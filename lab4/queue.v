==> flow/design.v <==
module queue(clk,reset,go,cmd,r_num,ready,w_en,r_en,full,almost_full,empty,almost_empty,error,w_num,addr);
	input clk,reset,go;
	input [17:0]cmd;
	input [15:0]r_num;
	output ready;
	output w_en,r_en;
	output full,almost_full,empty,almost_empty,error;
	output [15:0]w_num;
	output [4:0]addr;
	reg state,next_state;
	reg QAction,next_QAction;
	reg pop_counter,next_pop_counter;
	reg [15:0]r_value,w_value,next_w_value;
	reg [4:0]position,next_position;
	reg handling;
	always@(posedge clk or posedge reset)begin
		if (reset == 1'b1)begin
			state       <= 3'b100;
			QAction     <= 2'b11;
			r_value     <= 16'd0;
			w_value     <= 16'd0;
			position    <= 5'd0;
			pop_counter <= 5'd0;
			handling    <= 1'd0;
		end
		else begin
			state       <= next_state;
			QAction     <= next_QAction;
			position    <= next_position;
			pop_counter <= next_pop_counter;
			w_value     <= next_w_value;
		end
	end
	always@(ready)begin
		next_state = state;
		case(state)
			3'b100:begin
				next_state = (go == 1'b1)? 3'b101: 3'b100;
			end
			3'b101:begin
				next_QAction = QAction;
				case(QAction)
					2'b00:begin
						if(cmd[17:16] == 2'b00)begin
							next_QAction = 2'b00;
							handling = 1'b1;
						end
						else if(cmd[17:16] == 2'b01)begin
							next_QAction = 2'b01;
							handling = 1'b1;
						end
						else if(cmd[17:16] == 2'b10)begin
							next_QAction = 2'b10;
							handling = 1'b1;
						end
						else if(cmd[17:16] == 2'b11)begin
							next_QAction =2'b11;
							handling = 1'b0;
                            next_state = 3'b100;
						end
					end
			    	2'b01:begin
						if(cmd[17:16] == 2'b00)begin
                             next_QAction = 2'b00;
                             handling = 1'b1;
                         end
                         else if(cmd[17:16] == 2'b01)begin
                             next_QAction = 2'b01;
                             handling = 1'b1;
                         end
                         else if(cmd[17:16] == 2'b10)begin
                             next_QAction = 2'b10;
                         	 handling = 1'b1;
                         end
                         else if(cmd[17:16] == 2'b11)begin
                             next_QAction =2'b11;
                             handling = 1'b0;
                             next_state = 3'b100;
                         end
					end
					2'b10:begin
						if(cmd[17:16] == 2'b00)begin
                             next_QAction = 2'b00;
                             handling = 1'b1;
                         end
                         else if(cmd[17:16] == 2'b01)begin
                             next_QAction = 2'b01;
                             handling = 1'b1;
                         end
                         else if(cmd[17:16] == 2'b10)begin
                             next_QAction = 2'b10;
                             handling = 1'b1;
                         end
                         else if(cmd[17:16] == 2'b11)begin
                             next_QAction =2'b11;
                             handling = 1'b0;
                             next_state = 3'b100;
                         end
                     end
					2'b11:begin
						if(cmd[17:16] == 2'b00)begin
                             next_QAction = 2'b00;
                             handling = 1'b1;
                         end
                        else if(cmd[17:16] == 2'b01)begin
                             next_QAction = 2'b01;
                             handling = 1'b1;
                         end
                         else if(cmd[17:16] == 2'b10)begin
                             next_QAction = 2'b10;
                             handling = 1'b1;
                         end
                         else if(cmd[17:16] == 2'b11)begin
                             next_QAction =2'b11;
                             handling = 1'b0;
                             next_state = 3'b100;
                         end
                     end
				endcase
			end
		endcase
	end
	always@(negedge clk)begin
		if(QAction == 2'b00)begin
			next_w_value = cmd[15:0];
			next_position = position + 5'd1;
		end
		else if(QAction == 2'b01)begin
			r_value = r_num;
			next_position = position - 5'd1;
			next_pop_counter = pop_counter +5'd1;
		end
		else if(QAction == 2'b10)begin
			next_position = position + 5'd1;
			w_value = r_value;
		end
		else if(QAction == 2'b11)begin
		end
	end
	assign ready = (handling == 1'b0)?			  	   		   1'b1:1'b0;
	assign w_en  = ((cmd[17:16] == 2'b00)||
					(cmd[17:16] == 2'b10))? 			   1'b1:1'b0;
	assign r_en  =  (cmd[17:16] == 2'b01)?  					   1'b1:1'b0;
	assign full  = (position == 5'd31)?					       1:0;
	assign almost_full = (position == 5'd30)?			       1:0;
	assign empty = (position == 5'd0)?					  	   1:0;
	assign almost_empty = (position == 5'd1)?			  	   1:0;
	assign error = ((position == 5'd31 && cmd[17:16] == 2'b00) 		 ||
				    (position == 5'd0  && cmd[17:16] == 2'b01) 		 ||
					(pop_counter == 5'd0 && cmd[17:16] == 2'b10)||
					(position == 5'd31 && cmd[17:16] == 2'b10))? 1'b1:1'b0;
	assign w_num = w_value;
	assign addr  = position;
endmodule
### Reports on queue

The steps from the RTL of queue to its reports follow in flow order.
Line numbers count from 1 in the design file above.
Library cell names are shortened.
A cell with -- has no value.

| set-up | value |
|---|---|
| top | queue |
| clock | clk |
| standard-cell library | sky130hd |
| timing corner | tt_025C_1v80 |

### Elaborated design

Counts by Yosys on the flattened word-level netlist (proc, flatten, opt, wreduce; memories kept). Register bits leave out memories and registers merged into their read ports (data or address); mux counts leave out enables and synchronous resets folded into registers. Print and check cells are left out. Cells with the same type and inputs are merged into one.

| bit counts | value |
|---|---|
| register bits after elaboration | 13 |
| word-level cells | 32 |

| operators by class | value |
|---|---|
| add/subtract/negate cells | 3 |
| equality and inequality tests | 5 |
| muxes and demuxes | 8 |
| bitwise gates (word level) | 1 |
| reductions and logical operators | 10 |

Operator list:

| cell | number |
|---|---|
| 5-bit == test (second input constant) | 2 |
| 1-bit two-way mux | 7 |
| 5-bit by 1-bit adder with 5-bit output (second input constant) | 1 |
| 5-bit by 1-bit subtractor with 5-bit output (second input constant) | 1 |
| 5-bit by 1-bit == test with 1-bit output (second input constant) | 1 |
| 5-bit logical NOT | 1 |
| 5-bit two-way mux | 1 |
| 1-bit logical AND | 4 |
| 1-bit logical OR | 4 |
| 2-bit by 1-bit == test with 1-bit output (second input constant) | 1 |
| 2-bit == test (second input constant) | 1 |
| 2-bit logical NOT | 1 |
| 1-bit adder (second input constant) | 1 |
| 1-bit NOT | 1 |

### Depth

Depth = most cells in a row (Yosys ltp): at word level without a register or memory, in the mapped netlist without a sequential cell, where the memories' decode and read muxes count.

| depth | value |
|---|---|
| depth in word-level cells | 6 |
| ABC_AREA | 1 |
| gate-level depth with buffers | 6 |
| gate-level depth less buffers | 6 |

### Synthesis result

The flow's flattened synthesis, as Yosys stat reports it; memories are mapped. The netlist is that of the ABC_AREA named above (0 if unset); the other value can give another one.
The area totals of this step are shown rounded.

| mapped netlist | value |
|---|---|
| cell count | 67 |
| mapped area | 610.6 µm² |
| flip-flops | 12 |

Cells by type:

| cell | number |
|---|---|
| dfrtp_1 | 6 |
| buf_4 | 17 |
| dfxtp_1 | 6 |
| ha_1 | 5 |
| nand2_1 | 11 |
| inv_1 | 7 |
| nor2_1 | 5 |
| xor2_1 | 2 |
| nor2_4 | 1 |
| xnor2_1 | 1 |
| conb_1 | 2 |
| inv_2 | 2 |
| nor2_2 | 1 |
| o21ai_1 | 1 |

Subject: queue on sky130hd, stored results

Hello all,

2 stored runs of queue in the flow (synthesis by Yosys, layout by OpenROAD, sky130hd cells), in arbitrary order. Constraints: input delay and output delay 20% of the set period each, output load 0.01 pF.
Settings: -- = not set for that run.

| run | period_ns | CORE_UTILIZATION | SETUP_SLACK_MARGIN | PLACE_DENSITY_LB_ADDON | CORE_ASPECT_RATIO | CELL_PAD_IN_SITES_GLOBAL_PLACEMENT | CELL_PAD_IN_SITES_DETAIL_PLACEMENT | ABC_AREA | CTS_CLUSTER_DIAMETER | SLEW_MARGIN | CAP_MARGIN | CORE_MARGIN | TNS_END_PERCENT | GPL_TIMING_DRIVEN | GPL_ROUTABILITY_DRIVEN |
|---|---|---|---|---|---|---|---|---|---|---|---|---|---|---|---|
| run A | 1.84 | 66 | 0.45 | 0.19 | 1.82 | 1 | 2 | 1 | 207 | 20 | 20 | 2 | -- | -- | -- |
| run B | 2.78 | 54 | 0.49 | 0.16 | 1.04 | 2 | -- | -- | 183 | 20 | 20 | 4 | 5 | 0 | 1 |

Run A: incomplete, floorplanning halted on PDN-0185
Run B: incomplete, placement halted on FLW-0024

Thanks
